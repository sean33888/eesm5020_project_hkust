==> flow/design.v <==
module data_control #(
    parameter DATA_WIDTH = 12,
    parameter OUT_WIDTH = 8
)(
    input wire clk,
    input wire rst_n,
    input wire [DATA_WIDTH-1:0] y0,
    input wire done,
    input wire [DATA_WIDTH-1:0] key_out,
    input wire plaintext_valid,
    input wire [OUT_WIDTH-1:0] plaintext_in,  
    output wire [OUT_WIDTH-1:0] plaintext_out,
    output wire [DATA_WIDTH-1:0] data_key_out,
    output reg [1:0] instruction,
    output wire [DATA_WIDTH-1:0] key_in,
    output wire valid
);
    assign key_in = y0;
    assign valid = plaintext_valid && done;
    assign plaintext_out = valid ? plaintext_in : {OUT_WIDTH{1'b0}};
    assign data_key_out = valid ? key_out : {DATA_WIDTH{1'b0}};
    always @(posedge clk) begin
        if (!rst_n) begin
            instruction <= 2'b0;
        end else begin
            instruction <= 2'b01;
            if(valid)begin
                instruction <= 2'b10;
            end
        end
    end
endmodule
module hybrid_chaotic_encryption #(
    parameter INPUT_WIDTH = 8,  
    parameter DATA_WIDTH = 12
)(
    input wire clk,
    input wire rst_n,
    input wire [INPUT_WIDTH-1:0] plaintext,
    input wire key_valid_in,
    input wire plaintext_valid_in,
    input wire [INPUT_WIDTH * 4 + 1:0] key,  
    output wire [INPUT_WIDTH-1:0] ciphertext,
    output wire ciphertext_valid
);
    wire [1:0] precision_sel, instruction;
    wire [INPUT_WIDTH-1:0] plaintext_in, plaintext_out;
    wire [DATA_WIDTH-1:0] mu, alpha, y0, k, key_in_out, key_out, data_key_out;
    parameter_extraction #(
        .DATA_WIDTH(INPUT_WIDTH),
        .OUT_WIDTH(DATA_WIDTH)
    ) para_extract 
    (
        .clk(clk), .rst_n(rst_n), .key(key), .plaintext_in(plaintext),
        .key_valid_in(key_valid_in), .plaintext_valid_in(plaintext_valid_in),
        .precision_sel(precision_sel), .plaintext_valid_out(plaintext_valid_out),
        .plaintext_out(plaintext_in), .mu(mu), .alpha(alpha),
        .y0(y0), .k(k), .key_valid_out(key_valid_out)
    );
    data_control #(
        .DATA_WIDTH(DATA_WIDTH)
    )  data_ctrl (
        .clk(clk),
        .rst_n(rst_n),
        .y0(y0),
        .done(done),
        .key_out(key_out),
        .plaintext_valid(plaintext_valid_out),
        .plaintext_in(plaintext_in),
        .plaintext_out(plaintext_out),
        .data_key_out(data_key_out),
        .instruction(instruction),
        .key_in(key_in_out),
        .valid(valid)
    );
    random_sequence_generator #(
        .DATA_WIDTH(DATA_WIDTH)
    )   ran_seq_gen (
        .clk(clk),
        .rst_n(rst_n),
        .mu(mu),
        .alpha(alpha),
        .key_in(key_in_out),
        .k(k),
        .instruction(instruction),
        .precision_sel(precision_sel),
        .key_out(key_out),
        .done(done)
    );
    xor_module #(
        .DATA_WIDTH(DATA_WIDTH)
    )   xor_mod (
        .clk(clk),
        .rst_n(rst_n),
        .plaintext(plaintext_out),
        .key_out(data_key_out),
        .valid(valid),
        .ciphertext(ciphertext),
        .ciphertext_valid(ciphertext_valid)
    );
endmodule
module keystream_control #(
    parameter DATA_WIDTH = 12
)(
    input wire clk,
    input wire rst_n,
    input wire done1, 
    input wire done2, 
    input wire done3,  
    input wire [1:0] instruction,
    input wire [DATA_WIDTH-1:0] k,
    input wire [DATA_WIDTH-1:0] key_in,
    input wire [DATA_WIDTH-1:0] logistic_key_out,
    output reg [1:0] order,
    output wire [DATA_WIDTH-1:0] tent50,
    output wire [DATA_WIDTH-1:0] tent,
    output reg flag1,
    output reg [DATA_WIDTH-1:0] key2,
    output reg flag2,
    output reg [DATA_WIDTH-1:0] key_out,    
    output reg done               
);
    localparam tent50_map = 2'b00,
           logistic_map = 2'b01,
           tent_map = 2'b10,
           final_flag = 2'b11;
    reg [1:0] state;
    assign tent50 = key_in;
    assign tent = logistic_key_out;
    always @(posedge clk) begin
        if (!rst_n) begin
            order <= 2'b0;
            flag1 <= 0;
            key2 <= 12'b0;
            flag2 <= 0;
            key_out <= 12'b0;
            done <= 0;
            state <= 2'b0;
        end else begin
            case (state)
                tent50_map: begin
                    if(instruction == 2'b01)begin
                        flag1 <= 1;
                    end
                    if(done1 == 1)begin
                        state <= logistic_map;
                    end
                end
                logistic_map: begin
                    key2 <= k;  
                    order <= instruction;
                    if(done2 == 1)begin
                        state <= tent_map;
                    end
                end
                tent_map: begin
                    flag2 <= 1;
                    if(done3 == 1)begin
                        state <= final_flag;
                    end
                end
                final_flag: begin
                    if(done2 == 1)begin
                        key_out <= logistic_key_out;
                        done <= 1;
                        flag1 <= 0;
                        flag2 <= 0;
                        state <= tent50_map;  
                    end
                end
            endcase
        end
    end
endmodule
module logistic_map_core #(
    parameter DATA_WIDTH = 12
)(
    input wire clk,   
    input wire rst_n,                
    input wire start,                 
    input wire [DATA_WIDTH-1:0] key2,  
    input wire [DATA_WIDTH-1:0] key1,  
    input wire [DATA_WIDTH-1:0] mu,    
    input wire [1:0] precision_sel,   
    input wire [1:0] order,           
    output reg [DATA_WIDTH-1:0] keyout,  
    output reg done2                   
);
    reg [DATA_WIDTH-1:0] x_current;    
    reg [6:0] iter_count;   
    reg [1:0] state;                   
    wire [DATA_WIDTH-1:0] one_minus_x;
    wire [DATA_WIDTH*3-1:0] next_x;     
    assign one_minus_x = (1 << DATA_WIDTH) - x_current;  
    assign next_x = mu * x_current * one_minus_x;
    localparam IDLE = 2'b00,
               INIT = 2'b01,
               COMPUTE = 2'b10,
               DONE = 2'b11;
    always @(posedge clk) begin
        if (!rst_n) begin
                state <= IDLE;
                keyout <= 12'b0;
                done2 <= 0;
                x_current <= 12'b0;
                iter_count <= 6'b0;
            end else begin
                case (state)
                    IDLE: begin
                        if (start) begin
                            state <= INIT;
                            done2 <= 0;
                        end
                    end
                    INIT: begin
                        x_current <= key1;  
                        iter_count <= 0;
                        state <= COMPUTE;
                    end
                    COMPUTE: begin
                        if (iter_count < key2) begin
                            x_current <= (next_x[DATA_WIDTH*3-4:DATA_WIDTH*2-4] == 0) ?	
                                            {{DATA_WIDTH-1{1'b0}}, {1'b1}} :
                                            next_x[DATA_WIDTH*3-4:DATA_WIDTH*2-4];  
                            iter_count <= iter_count + 1;
                        end else begin
                            keyout <= next_x[DATA_WIDTH*3-1:DATA_WIDTH*2];
                            state <= DONE;
                        end
                    end
                    DONE: begin
                            state <= IDLE;
                            done2 <= 1;
                    end
                endcase
            end
    end
endmodule
module parameter_extraction #(
    parameter DATA_WIDTH = 8,
    parameter OUT_WIDTH = 12
)(
    input wire clk,
    input wire rst_n,
    input wire [DATA_WIDTH*4+1:0] key,  
    input wire [DATA_WIDTH-1:0] plaintext_in, 
    input wire key_valid_in,
    input wire plaintext_valid_in,
    output reg [1:0] precision_sel,
    output reg plaintext_valid_out,
    output reg [DATA_WIDTH-1:0] plaintext_out,
    output reg [OUT_WIDTH-1:0] mu, alpha, y0, k,
    output reg key_valid_out
);
    reg [OUT_WIDTH-1:0] temp;
    always @(posedge clk or negedge rst_n) begin
        if (!rst_n) begin
            key_valid_out <= 0;
            plaintext_valid_out <= 0;
            plaintext_out <= {DATA_WIDTH{1'b0}};  
            mu <= {OUT_WIDTH{1'b0}};             
            alpha <= {OUT_WIDTH{1'b0}};          
            y0 <= {OUT_WIDTH{1'b0}};             
            k <= {OUT_WIDTH{1'b0}};              
            precision_sel <= 2'b00;
        end else begin
            if (key_valid_in) begin
                mu <= 12'h723 + temp;  
                alpha <= 12'b001100110011 + {{(OUT_WIDTH-DATA_WIDTH){1'b0}}, key[2*DATA_WIDTH-1:DATA_WIDTH]};  
                y0 <= {key[3*DATA_WIDTH-1:2*DATA_WIDTH], {(OUT_WIDTH-DATA_WIDTH){1'b0}}};  
                k <= {{(OUT_WIDTH-DATA_WIDTH){1'b0}}, key[4*DATA_WIDTH-1:3*DATA_WIDTH]};
                precision_sel <= key[4*DATA_WIDTH+1:4*DATA_WIDTH];
                key_valid_out <= 1;
            end else begin
                key_valid_out <= 0;
            end
            if (plaintext_valid_in) begin
                plaintext_out[DATA_WIDTH-1:0] <= plaintext_in[DATA_WIDTH-1:0];
                plaintext_valid_out <= 1;
            end else begin
                plaintext_valid_out <= 0;
            end         
            if (y0 == {OUT_WIDTH{1'b0}}) begin
                y0 <= {{(OUT_WIDTH-1){1'b0}}, 1'b1};  
            end
            if ({{(OUT_WIDTH-DATA_WIDTH){1'b0}}, key[DATA_WIDTH-1:0]} > 12'hdc) begin
                temp <= 12'hdc;
            end else begin
                temp <= {{(OUT_WIDTH-DATA_WIDTH){1'b0}}, key[DATA_WIDTH-1:0]};
            end
            if (alpha == {OUT_WIDTH{1'b0}}) begin
                alpha <= {{(OUT_WIDTH-1){1'b0}}, 1'b1};  
            end   
        end
    end
endmodule
module random_sequence_generator #(
    parameter DATA_WIDTH = 12
)(
    input wire clk,
    input wire rst_n,
    input wire [DATA_WIDTH-1:0] mu, alpha, key_in,k,
    input wire [1:0] instruction,
    input wire [1:0] precision_sel,
    output reg [DATA_WIDTH-1:0] key_out,
    output reg done
);
    wire [1:0] order;
    wire [DATA_WIDTH-1:0] logistic_key_out, keystream_key_out, tent50, tent, key1, key2, key3;  
    wire keystream_done;  
    tent50_map_core tent50_core (
        .clk(clk),
        .rst_n(rst_n),
        .flag1(flag1),  
        .tent50(tent50),
        .alpha(alpha),
        .precision_sel(precision_sel),
        .key1(key1),
        .done1(done1)
    );
    logistic_map_core logistic_core(
        .clk(clk),
        .rst_n(rst_n),
        .start(done1),
        .key2(key2),
        .key1(key1),
        .mu(mu),
        .precision_sel(precision_sel),
        .order(order),
        .keyout(logistic_key_out),
        .done2(done2)
    );
    tent_map_core tent_core(
        .clk(clk),
        .rst_n(rst_n),
        .flag2(flag2),  
        .tent(tent),
        .alpha(alpha),
        .precision_sel(precision_sel),
        .key3(key3),
        .done3(done3)
    );
    keystream_control keystream (
        .clk(clk), .rst_n(rst_n), .done1(done1), .done2(done2), .done3(done3),
        .instruction(instruction), .k(k), .key_in(key_in), .logistic_key_out(logistic_key_out),
        .order(order), .tent50(tent50), .tent(tent), .flag1(flag1), .key2(key2),
        .flag2(flag2), .key_out(keystream_key_out), .done(keystream_done)
    );
    always @(posedge clk) begin
        if (!rst_n) begin
            key_out <= 12'b0;
            done <= 0;
        end else begin
            key_out <= keystream_key_out;
            done <= keystream_done;
        end
    end
endmodule
module tent50_map_core #(
    parameter DATA_WIDTH = 12
)(
    input wire clk,
    input wire rst_n,
    input wire flag1,
    input wire [DATA_WIDTH-1:0] tent50,
    input wire [DATA_WIDTH-1:0] alpha,
    input wire [1:0] precision_sel,
    output reg [DATA_WIDTH-1:0] key1,
    output reg done1
);
    reg start;
    reg [DATA_WIDTH-1:0] y_current;
    reg [5:0] iter_count;  
    wire [DATA_WIDTH-1:0] one_minus_y, one_minus_alpha, div1, div2;
    wire [DATA_WIDTH-1:0] y_nxt;
    assign y_nxt = (y_current == alpha) ? {~y_current[DATA_WIDTH-1:DATA_WIDTH-2], y_current[DATA_WIDTH-3:2], ~y_current[1:0]} : y_current;
    assign one_minus_y = ~y_nxt + 1;
    assign one_minus_alpha = ~alpha + 1;
    assign div1 = {y_nxt, {(DATA_WIDTH){1'b0}}} / alpha;
    assign div2 = {one_minus_y, {(DATA_WIDTH){1'b0}}} / one_minus_alpha;
    always @(posedge clk) begin
        if (!rst_n) begin
            start <= 0;
            y_current <= 12'b0;
            key1 <= 12'b0;
            done1 <= 0;
            iter_count <= 6'b0;
        end else begin
            if (!flag1) begin
                key1 <= 0;
                y_current <= 0;
                iter_count <= 0;
                done1 <= 0;
                start <= 0;
            end else if(iter_count == 0 && start == 0)begin
                y_current <= tent50;
                start <= 1;
                done1 <= 0;
            end else if (iter_count < 50) begin
                y_current <= (y_nxt < alpha) ? div1 : div2;
                iter_count <= iter_count + 1;
                done1 <= 0;
            end else begin
                key1 <= y_current;
                done1 <= 1;
            end
        end
    end
endmodule
module tent_map_core #(
    parameter DATA_WIDTH = 12
)(
    input wire clk,
    input wire rst_n,
    input wire flag2,
    input wire [DATA_WIDTH-1:0] tent,
    input wire [DATA_WIDTH-1:0] alpha,
    input wire [1:0] precision_sel,
    output reg [DATA_WIDTH-1:0] key3,
    output reg done3
);
    reg start;
    reg [DATA_WIDTH-1:0] y_current;
    wire [DATA_WIDTH-1:0] one_minus_y, one_minus_alpha, div1, div2;
    assign one_minus_y = ~y_current + 1;
    assign one_minus_alpha = ~alpha + 1;
    assign div1 = {y_current, {(DATA_WIDTH){1'b0}}} / alpha;
    assign div2 = {one_minus_y, {(DATA_WIDTH){1'b0}}} / one_minus_alpha;
    always @(posedge clk) begin
        if (!rst_n) begin
            start <= 0;
            y_current <= 12'b0;
            key3 <= 12'b0;
            done3 <= 0;
        end else begin
            if (!flag2) begin
                key3 <= 0;
                y_current <= 0;
                done3 <= 0;
                start <= 0;
            end else if(start == 0)begin
                y_current <= tent;
                start <= 1;
                done3 <= 0;
            end else begin
                key3 <= (y_current < alpha) ? div1 : div2;
                done3 <= 1;
            end
        end
    end
endmodule
module xor_module #(
    parameter DATA_WIDTH = 12,
    parameter OUT_WIDTH = 8
)(
    input wire clk,
    input wire rst_n,
    input wire [OUT_WIDTH-1:0] plaintext,
    input wire [DATA_WIDTH-1:0] key_out,
    input wire valid,
    output reg [OUT_WIDTH-1:0] ciphertext,
    output reg ciphertext_valid
);
    wire [DATA_WIDTH-1:0] binary_seq;
    always @(posedge clk or negedge rst_n) begin
        if (!rst_n) begin
            ciphertext <= 0;
            ciphertext_valid <= 0;
        end else if (valid) begin
            ciphertext <= plaintext ^ key_out[OUT_WIDTH-1:0];
            ciphertext_valid <= 1'b1;
        end else begin
            ciphertext <= 0;
            ciphertext_valid <= 1'b0;
        end
    end
endmodule
# [Tool chain data of hybrid_chaotic_encryption]
# What the tools print for hybrid_chaotic_encryption, step after step.
# Lines are those of the file above, counted from 1.
# Operators: Yosys type, input widths -> output width; for muxes data width and select width s.
# Cell names lack the library's common part.
# Not given: n/a
[setup] top_module="hybrid_chaotic_encryption" clk_port="clk" cell_library="sky130hd" pvt_corner="tt_025C_1v80"

# [Word-level counts]
# Counts by Yosys on the flattened word-level netlist (proc, flatten, opt, wreduce; memories kept). Register bits leave out memories and registers merged into their read ports (data or address). Print and check cells are left out. Cells with the same type and inputs are merged into one.
[op_classes] n_addsub=7 multipliers=2 div_mod_pow=2 n_cmp=4 eq_ne=16 shift=0 muxes=34 logic=11 reduce_and_logical=30
[op_table] operator="$div 24x12->24" n=2
[op_table] operator="$mul 24x12->33" n=1
[op_table] operator="$mul 12x12->24" n=1
[op_table] operator="$mux 12" n=10
[op_table] operator="$add 12x1->12 const B" n=2
[op_table] operator="$not 12->12" n=2
[op_table] operator="$logic_not 12->1" n=2
[op_table] operator="$pmux 12 s2" n=1
[op_table] operator="$mux 8" n=3
[op_table] operator="$reduce_and 2->1" n=9
[op_table] operator="$pmux 2 s4" n=2
[op_table] operator="$reduce_bool 2->1" n=7
[op_table] operator="$pmux 7 s2" n=1
[op_table] operator="$logic_not 13->1" n=1
[op_table] operator="$sub 1x12->12 const A" n=1
[op_table] operator="$add 11x12->12 const A" n=1
[op_table] operator="$lt 12x12->1" n=1
[op_table] operator="$eq 12x12->1" n=1
[op_table] operator="$mux 2" n=6
[op_table] operator="$add 10x8->11 const A" n=1
[op_table] operator="$ne 2x1->1 const B" n=5
[op_table] operator="$eq 2x2->1 const B" n=4
[op_table] operator="$reduce_bool 4->1" n=2
[op_table] operator="$lt 7x8->1" n=1
[op_table] operator="$gt 8x8->1 const B" n=1
[op_table] operator="$xor 8x8->8" n=1
[op_table] operator="$add 7x1->7 const B" n=1
[op_table] operator="$mux 7" n=1
# Not listed: further kinds 14, cells in them 35.
[word_totals] ff_bits=170 latch_bits=0 mem_bits_rw=0 romBits=0 clocked_rd_ports_x_width=0 n_memories=0

# [Logic depth]
# Longest topological path by Yosys (ltp), each cell counted once; first at word level (registers and memories cut), then after technology mapping (sequential cells cut; the memories' decode and read muxes count).
[logic_depth] depth_word=8 ABC_AREA=1 mapped_depth=384 mapped_depth_nobuf=358

# [Mapped cells and area]
# Yosys stat after the flow's synthesis: flattened, memories mapped to cells. It holds for the ABC_AREA given above (unset counts as 0); a run with the other value may have another netlist.
# Totals and module areas in this step are rounded.
[synth_totals] mapped_cells=4784 area_um2=33100 ffs=165 n_buf=118
[by_type] cell_type="fa_1" n=318 area_total_um2=6.37E+03
[by_type] cell_type="nand2_1" n=1210 area_total_um2=4.54E+03
[by_type] cell_type="ha_1" n=353 area_total_um2=4.42E+03
[by_type] cell_type="inv_1" n=834 area_total_um2=3.13E+03
[by_type] cell_type="dfxtp_1" n=99 area_total_um2=1.98E+03
[by_type] cell_type="dfrtp_1" n=58 area_total_um2=1.45E+03
[by_type] cell_type="nor2_1" n=365 area_total_um2=1.37E+03
[by_type] cell_type="a21oi_1" n=251 area_total_um2=1.26E+03
[by_type] cell_type="o21ai_0" n=225 area_total_um2=1126.08
[by_type] cell_type="xor2_1" n=122 area_total_um2=1.07E+03
[by_type] cell_type="nand3_1" n=212 area_total_um2=1.06E+03
[by_type] cell_type="xnor2_1" n=93 area_total_um2=814.531
[by_type] cell_type="nand4_1" n=64 area_total_um2=400.384
[by_type] cell_type="clkbuf_1" n=94 area_total_um2=352.838
[by_type] cell_type="a21o_1" n=32 area_total_um2=240.23
[by_type] cell_type="edfxtp_1" n=8 area_total_um2=240.23
[by_type] cell_type="nand3_2" n=24 area_total_um2=240.23
[by_type] cell_type="nand2_2" n=36 area_total_um2=225.216
# Not listed: further types 53, cells in them 386.

# [Worst setup path after synthesis]
# Source: OpenSTA report_checks on the synthesized netlist (no wires, ideal clock, input and output delay 20% of the period each), path of least setup slack; recovery checks are left aside. Register names are those of the netlist, which keeps one name where synthesis merged equal registers.
[synth_path] path_kind="register -> register" from="reg para_extract.alpha[3]" to="reg ran_seq_gen.tent50_core.y_current[0]" tclk_ns=71.3 t_first_pin_ns=0.000 t_arrival_ns=48.744 slack_ns=22.426 path_delay_ns=48.875 driving_pins=364 synth_period_reached_ns=48.874
# "path_delay_ns" = arrival - input delay + setup time.
# "driving_pins": output pins that drive a net of the path, with the launching flip-flop's if there is one; two outputs of one cell count as two.
# "synth_period_reached_ns" is the clock period less the worst setup slack; recovery checks do not enter. This is arithmetic on one report: input and output delays are still those of the set period (20% each).
# The rows between start and end are the longest chain of elaborated cells between them; the timing report does not say that the signal goes this way. Where chains are equally long, one stands for them.
# Each line given opens the expression or statement behind the cell; cells for indexed reads and writes are added by Yosys, which also makes memories of some case tables.
# A register here has more assigning lines than the two given.
[synth_between] cell_sequence="dfrtp_1 clkbuf_1 inv_1 ha_1 nand2_1 inv_1 nand2_1 nor3_1 nand3_1 nand2_1 inv_1 ha_1 nand2_1 nand2_1 nand2_1 nand2_1 nand2_1 nand2_1 [328 not listed] nor2_4 nand3_2 nor2_4 nand3_4 inv_2 buf_4 buf_2 o21ai_1 ha_1 a21oi_1 o21ai_0 nor3_1 nand2_1 nand3b_1 nor2_1 nand3_1 nand2_1 a21oi_2" elab_chain_len=8
[synth_rtl] element="start, declared" line_no=252 source="output reg [OUT_WIDTH-1:0] mu, alpha, y0, k,"
[synth_rtl] element="start, assigned" line_no=269 source="alpha <= 12'b001100110011 + {{(OUT_WIDTH-DATA_WIDTH){1'b0}}, key[2*DATA_WIDTH-1:DATA_WIDTH]};"
[synth_rtl] element="start, assigned" line_no=292 source="alpha <= {{(OUT_WIDTH-1){1'b0}}, 1'b1};"
[synth_rtl] element="$eq 12x12->1" line_no=376 source="assign y_nxt = (y_current == alpha) ? {~y_current[DATA_WIDTH-1:DATA_WIDTH-2], y_current[DATA_WIDTH-3:2], ~y_cu ..."
[synth_rtl] element="$mux 12" line_no=376
[synth_rtl] element="$not 12->12" line_no=377 source="assign one_minus_y = ~y_nxt + 1;"
[synth_rtl] element="$add 12x1->12" line_no=377
[synth_rtl] element="$div 24x12->24" line_no=380 source="assign div2 = {one_minus_y, {(DATA_WIDTH){1'b0}}} / one_minus_alpha;"
[synth_rtl] element="$mux 12" line_no=400 source="y_current <= (y_nxt < alpha) ? div1 : div2;"
[synth_rtl] element="$mux 12" line_no=399 source="end else if (iter_count < 50) begin"
[synth_rtl] element="$mux 12" line_no=395 source="end else if(iter_count == 0 && start == 0)begin"
[synth_rtl] element="end, assigned" line_no=396 source="y_current <= tent50;"
[synth_rtl] element="end, assigned" line_no=400
[synth_rtl] element="end, declared" line_no=372 source="reg [DATA_WIDTH-1:0] y_current;"

Wiki page: hybrid_chaotic_encryption / flow data

Module hybrid_chaotic_encryption, platform sky130hd: 2 stored runs of the flow (Yosys, OpenROAD) with differing settings, in no particular order. Input and output delays are each 20% of the period that was set; the output load is 0.01 pF.
[run 1] settings: period_ns=49.7, CORE_UTILIZATION=65, SETUP_SLACK_MARGIN=-1.45, HOLD_SLACK_MARGIN=0.02, CELL_PAD_IN_SITES_GLOBAL_PLACEMENT=1, ABC_AREA=1, CTS_CLUSTER_DIAMETER=143, CAP_MARGIN=20, SLEW_MARGIN=15, MAX_ROUTING_LAYER=met4, CORE_MARGIN=2
[run 1] result: did not finish, placement stopped with GPL-0301
[run 2] settings: period_ns=34.7, CORE_UTILIZATION=58, PLACE_DENSITY=0.84, CORE_MARGIN=2, TNS_END_PERCENT=85, CTS_CLUSTER_SIZE=27, CAP_MARGIN=20, SLEW_MARGIN=20
[run 2] result: did not finish, routing stopped with ODB-0269
